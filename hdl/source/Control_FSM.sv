==> flow/design.v <==
interface AXIS_intf
    #(
        parameter int TDATA_WIDTH = 32
    )
    ();
    bit tready;
    bit tvalid;
    bit [TDATA_WIDTH-1:0] tdata;
    modport Master (
        output tdata, tvalid,
        input  tready
    );
    modport Slave (
        input  tdata, tvalid,
        output tready
    );
endinterface
interface Aclk_Aresetn_intf(
    input bit aclk,
    input bit aresetn
);
endinterface
module Control_FSM 
(
    input  logic aclk,
    input  logic aresetn,
    input  logic start,
    output logic fwd_inv,
    input  logic FFT_IP_tlast,
    output logic FFT_Config_Start,
    input  logic FFT_Config_Done,
    output logic Recv_F1_Start,
    output logic Recv_F2_Start,
    input  logic Recv_F2_Done,
    output logic Read_BRAM_Start,
    input  logic Read_BRAM_Done,
    output logic Out_Block_Start,
    input  logic Out_Block_Done,
    output logic [1:0] Mux_Sel,
    output logic [1:0] Demux_Sel,
    output logic idle
);
    enum {IDLE, CONFIG_FWD, TRANS_START, TRAN_F1_READ_F2, TRAN_F1_DONE, READ_F2_DONE, TRAN_F2, RD_BRAM_DONE, CONFIG_INV, OUT_DATA} state;
    always_ff @(posedge aclk)
        if (!aresetn)
            state <= IDLE;
        else 
            unique case (state)
                IDLE: 
                    state <= start ? CONFIG_FWD : IDLE;
                CONFIG_FWD:
                    state <= FFT_Config_Done ? TRANS_START : CONFIG_FWD;
                TRANS_START:
                    state <= TRAN_F1_READ_F2;
                TRAN_F1_READ_F2:
                    if (Recv_F2_Done && !FFT_IP_tlast)
                        state <= READ_F2_DONE;
                    else if (!Recv_F2_Done && FFT_IP_tlast)
                        state <= TRAN_F1_DONE;
                    else if (Recv_F2_Done && FFT_IP_tlast)
                        state <= TRAN_F2;
                READ_F2_DONE:
                    state <= FFT_IP_tlast ? TRAN_F2 : READ_F2_DONE;
                TRAN_F1_DONE:
                    state <= Recv_F2_Done ? TRAN_F2 : TRAN_F1_DONE;
                TRAN_F2:
                    state <= Read_BRAM_Done ? RD_BRAM_DONE : TRAN_F2;
                RD_BRAM_DONE:
                    state <= FFT_IP_tlast ? CONFIG_INV : RD_BRAM_DONE;
                CONFIG_INV:
                    state <= FFT_Config_Done ? OUT_DATA : CONFIG_INV;
                OUT_DATA:
                    state <= Out_Block_Done ? IDLE : OUT_DATA;            
            endcase
    assign fwd_inv = (state == CONFIG_FWD);
    assign FFT_Config_Start = (state == CONFIG_FWD) | (state == CONFIG_INV);
    assign Recv_F1_Start = (state == TRANS_START);
    assign Recv_F2_Start = (state == TRANS_START);
    assign Read_BRAM_Start = (state == TRAN_F2);
    assign Out_Block_Start = (state == OUT_DATA);
    assign idle = (state == IDLE);
    always_comb
        unique case(state)
            IDLE, CONFIG_FWD, CONFIG_INV: Mux_Sel = 2'b00;
            TRAN_F1_READ_F2, READ_F2_DONE, TRAN_F1_DONE, TRANS_START: Mux_Sel = 2'b01;
            TRAN_F2, RD_BRAM_DONE: Mux_Sel = 2'b10;
            OUT_DATA: Mux_Sel = 2'b11;
        endcase 
    always_comb
        unique case(state)
            OUT_DATA: Demux_Sel = 2'b00;
            IDLE, CONFIG_FWD, TRAN_F1_READ_F2, READ_F2_DONE, TRAN_F1_DONE, TRANS_START: Demux_Sel = 2'b01;
            CONFIG_INV, TRAN_F2, RD_BRAM_DONE: Demux_Sel = 2'b10;
        endcase 
endmodule
---- From RTL to reports: Control_FSM ----
Tool output for the design above, in the order of the flow.
Line numbers count from 1 in the design file above.
Operators carry their Yosys type and port widths (W data, S select, Z words).
A cell with n/a has no value.
design
  top ..................................... Control_FSM
  clock ................................... aclk
  cell library ............................ sky130hd
  corner .................................. tt_025C_1v80

---- After elaboration ----
Counts by Yosys on the flattened word-level netlist (proc, flatten, opt, wreduce; memories kept). Print and check cells are left out.
Memory sizes are those after Yosys's memory passes, which may raise the word count (mostly to a power of two), join words into wider ones and drop unused or constant bits.
word-level totals
  bits in registers ....................... 32
  latch bits .............................. 0
  memory bits (writable) .................. 0
  memory bits (read-only) ................. 64
  clocked read ports x word width ......... 4
  memories ................................ 2
  bits of input ports ..................... 8
  output and inout port bits .............. 11
  elaborated cells ........................ 41
cells by class
  $add $sub $neg .......................... 0
  multiply operators ...................... 0
  divide/modulo/power cells ............... 0
  $lt $le $gt $ge ......................... 0
  equal/unequal tests ..................... 10
  shift-type cells ........................ 0
  mux-type cells .......................... 18
  bitwise operators ....................... 1
  reduce/logical cells .................... 9
memory list
  memory           depth  width  read ports  wr ports  line  source
  (no name shown)  16     2      1           0         90    unique case(state)
  (no name shown)  16     2      1           0         83    unique case(state)
operator list
  kind                   count
  $pmux W32 S10          1
  $eq A32 B3 Y1 const B  4
  $mux W32               3
  $eq A32 B2 Y1 const B  2
  $eq A32 B4 Y1 const B  2
  $eq A32 B1 Y1 const B  1
  $logic_not A32 Y1      1
  $logic_not A28 Y1      1
  $mux W4                6
  $reduce_bool A10 Y1    1
  $mux W2                5
  $ne A4 B4 Y1 const B   1
  $logic_and A1 B1 Y1    3
  $mux W1                3
  $logic_not A1 Y1       2
  $reduce_and A2 Y1      1
  $or A1 B1 Y1           1

---- Depth ----
Depth = most cells in a row (Yosys ltp): at word level without a register or memory, in the mapped netlist without a sequential cell, where the memories' decode and read muxes count.
depth
  word-level depth ........................ 7
  ABC_AREA ................................ 0
  depth in mapped cells ................... 9
  depth with buffers taken out ............ 9

---- After synthesis ----
The flow's flattened synthesis, as Yosys stat reports it; memories are mapped. The netlist is that of the ABC_AREA named above (0 if unset); the other value can give another one.
Totals and module areas in this step are rounded.
cell types
  type                        count  total area (um^2)
  sky130_fd_sc_hd__dfxtp_1    8      160.154
  sky130_fd_sc_hd__ha_1       4      50.048
  sky130_fd_sc_hd__buf_4      5      37.536
  sky130_fd_sc_hd__a21oi_1    6      30.029
  sky130_fd_sc_hd__o21ai_0    4      20.019
  sky130_fd_sc_hd__inv_1      5      18.768
  sky130_fd_sc_hd__a311oi_1   2      17.517
  sky130_fd_sc_hd__nand4b_1   2      17.517
  sky130_fd_sc_hd__o2111ai_1  2      17.517
  sky130_fd_sc_hd__o211a_4    1      17.517
  sky130_fd_sc_hd__o22a_1     2      17.517
  sky130_fd_sc_hd__o41ai_1    2      17.517
  sky130_fd_sc_hd__a311oi_2   1      15.014
  sky130_fd_sc_hd__nand2_1    4      15.014
  sky130_fd_sc_hd__nor2_1     4      15.014
  sky130_fd_sc_hd__and3_1     2      12.512
  sky130_fd_sc_hd__and4bb_1   1      12.512
  sky130_fd_sc_hd__nand2b_1   2      12.512
Other cell types: 17; their cells: 21.
mapped netlist
  standard cells after synthesis .......... 78
  cell area after synthesis ............... 0.000662 mm^2
  sequential area ......................... 0.00016 mm^2
  flip-flop cells ......................... 8
  buffers ................................. 7

---- Path before layout ----
Path of least setup slack by OpenSTA after synthesis, without wires, with an ideal clock, recovery checks aside; 20% of the period is set as input and as output delay. Where synthesis merged equal registers, the netlist keeps one of their names.
timing path after synthesis
  path kind ............................... input port to flip-flop
  start point ............................. input FFT_IP_tlast
  end point ............................... register (name not given)
  clock period ............................ 2390 ps
  input delay ............................. 478 ps
  setup time .............................. 130 ps
  launch time at the first pin ............ 478 ps
  arrival ................................. 1812 ps
  data required time ...................... 2260 ps
  path slack .............................. 447 ps
  path delay .............................. 1464 ps
  stages on the path ...................... 9
  path buffers ............................ 0
  synthesis period reached ................ 1943 ps
"path delay" is the arrival time less input delay plus setup time.
"stages on the path" counts driving pins, that of a launching flip-flop among them; a cell with two outputs on the path counts twice.
"synthesis period reached" is the clock period less the worst setup slack; recovery checks do not enter. This is arithmetic on one report: input and output delays are still those of the set period (20% each).
between the ends, after synthesis
  cell sequence ........................... sky130_fd_sc_hd__inv_1 > sky130_fd_sc_hd__ha_1 > sky130_fd_sc_hd__and4bb_1 > sky130_fd_sc_hd__o22a_1 > sky130_fd_sc_hd__nand3_1 > sky130_fd_sc_hd__o41ai_1 > sky130_fd_sc_hd__ha_1 > sky130_fd_sc_hd__inv_1 > sky130_fd_sc_hd__o22ai_1
ends and longest elaborated chain, after synthesis
  item                line  source
  start: declaration  29    input  logic FFT_IP_tlast,
Chain of elaborated cells between the ends: none given.

---- Worst path after layout ----
From the final timing report of run 1: the path of least setup slack in the routed layout; clock arrival at registers is part of the times.
The path's times are printed in steps of 10 ps; the period is the one set.
timing path post-layout
  path kind ............................... flip-flop to output port
  start point ............................. register state[1]
  end point ............................... output idle
  clock period ............................ 2570 ps
  output delay ............................ 510 ps
  launch time at the first pin ............ 250 ps
  arrival ................................. 1960 ps
  data required time ...................... 2060 ps
  path slack .............................. 100 ps
  stages on the path ...................... 6
  path buffers ............................ 3
The rows between start and end are the longest chain of elaborated cells between them; the timing report does not say that the signal goes this way. Where chains are equally long, one stands for them.
Each line given opens the expression or statement behind the cell; cells for indexed reads and writes are added by Yosys, which also makes memories of some case tables.
At most two assigning lines are given for a register; there are more.
between the ends, post-layout
  cell sequence ........................... sky130_fd_sc_hd__dfxtp_1 > sky130_fd_sc_hd__buf_4 > sky130_fd_sc_hd__buf_4 > sky130_fd_sc_hd__or2_2 > sky130_fd_sc_hd__nor3_1 > sky130_fd_sc_hd__clkdlybuf4s50_1
  length of the longest elaborated chain .. 1
  elaborated cells between the ends (all ways) .. 1
  classes of those cells .................. 1 x reduce/logical
ends and longest elaborated chain, post-layout
  item                line  source
  start: declaration  43    enum {IDLE, CONFIG_FWD, TRANS_START, TRAN_F1_READ_F2, TRAN_F1_DONE, READ_F2_DONE, TRAN_F2, RD_BRAM_DONE, CONFI ...
  start: assignment   50    state <= start ? CONFIG_FWD : IDLE;
  start: assignment   52    state <= FFT_Config_Done ? TRANS_START : CONFIG_FWD;
  $logic_not A32 Y1   81    assign idle = (state == IDLE);
  end: declaration    41    output logic idle

==> runs of Control_FSM <==
2 stored runs of Control_FSM in the flow (synthesis by Yosys, layout by OpenROAD, sky130hd cells), in arbitrary order. Constraints: input delay and output delay 20% of the set period each, output load 0.01 pF.
"period reached" = clock period - worst setup slack. The figure is calculated, with input and output delays left at 20% of the set period.
"total design power" rests on the timing tool's default activity at the inputs, not on a simulated workload.
Results are given in rounded form.

======== run 1 ========
==> flow/run.sh <==
#!/bin/bash
# the make line also repeats the synthesis and layout settings of config.mk as NAME=value (left out here)
make -C /OpenROAD-flow-scripts/flow DESIGN_CONFIG=/design/flow/config.mk WORK_HOME=/design/flow/orfs CLKGATE_MAP_FILE= finish
==> flow/config.mk <==
export PLATFORM = sky130hd
export DESIGN_NAME = Control_FSM
export DESIGN_NICKNAME = Control_FSM
export VERILOG_FILES = /design/flow/design.v
export SDC_FILE = /design/flow/constraint.sdc
export NUM_CORES = 4
export LEC_CHECK = 0
export CAP_MARGIN = 20
export CORE_ASPECT_RATIO = 0.83
export CORE_MARGIN = 9
export CORE_UTILIZATION = 42
export GPL_TIMING_DRIVEN = 0
export HOLD_SLACK_MARGIN = -0.1
export MIN_ROUTING_LAYER = met1
export PLACE_DENSITY_LB_ADDON = 0.25
export SLEW_MARGIN = 20
export TNS_END_PERCENT = 80
==> flow/constraint.sdc <==
create_clock -name core_clock -period 2.57 [get_ports {aclk}]
set_input_delay 0.5140 -clock core_clock [delete_from_list [all_inputs] [get_ports {aclk}]]
set_output_delay 0.5140 -clock core_clock [all_outputs]
set_load 0.01 [all_outputs]

-------- measured, run 1 --------
  synthesized cell area ................... 0.000662 mm^2
  overall die area ........................ 0.00334 mm^2
  standard-cell area after routing ........ 0.000897 mm^2
  utilization in the final report ......... 0.636
  worst setup slack after layout .......... 100 ps
  total design power ...................... 304 uW
  period reached .......................... 2470 ps

======== run 2 ========
==> flow/run.sh <==
#!/bin/bash
# the make line also repeats the synthesis and layout settings of config.mk as NAME=value (left out here)
make -C /OpenROAD-flow-scripts/flow DESIGN_CONFIG=/design/flow/config.mk WORK_HOME=/design/flow/orfs CLKGATE_MAP_FILE= finish
==> flow/config.mk <==
export PLATFORM = sky130hd
export DESIGN_NAME = Control_FSM
export DESIGN_NICKNAME = Control_FSM
export VERILOG_FILES = /design/flow/design.v
export SDC_FILE = /design/flow/constraint.sdc
export NUM_CORES = 4
export LEC_CHECK = 0
export CAP_MARGIN = 20
export CORE_MARGIN = 2
export CORE_UTILIZATION = 67
export CTS_CLUSTER_DIAMETER = 208
export CTS_CLUSTER_SIZE = 42
export GPL_ROUTABILITY_DRIVEN = 1
export GPL_TIMING_DRIVEN = 1
export MAX_ROUTING_LAYER = met5
export MIN_ROUTING_LAYER = met1
export PLACE_DENSITY_LB_ADDON = 0.3
export SETUP_SLACK_MARGIN = 0.53
export SLEW_MARGIN = 5
export TNS_END_PERCENT = 45
==> flow/constraint.sdc <==
create_clock -name core_clock -period 3.1 [get_ports {aclk}]
set_input_delay 0.6200 -clock core_clock [delete_from_list [all_inputs] [get_ports {aclk}]]
set_output_delay 0.6200 -clock core_clock [all_outputs]
set_load 0.01 [all_outputs]

-------- measured, run 2 --------
  synthesized cell area ................... 0.000662 mm^2
  overall die area ........................ 0.00126 mm^2
  standard-cell area after routing ........ 0.000842 mm^2
  utilization in the final report ......... 0.913
  worst setup slack after layout .......... 452 ps
  total design power ...................... 249 uW
  period reached .......................... 2648 ps
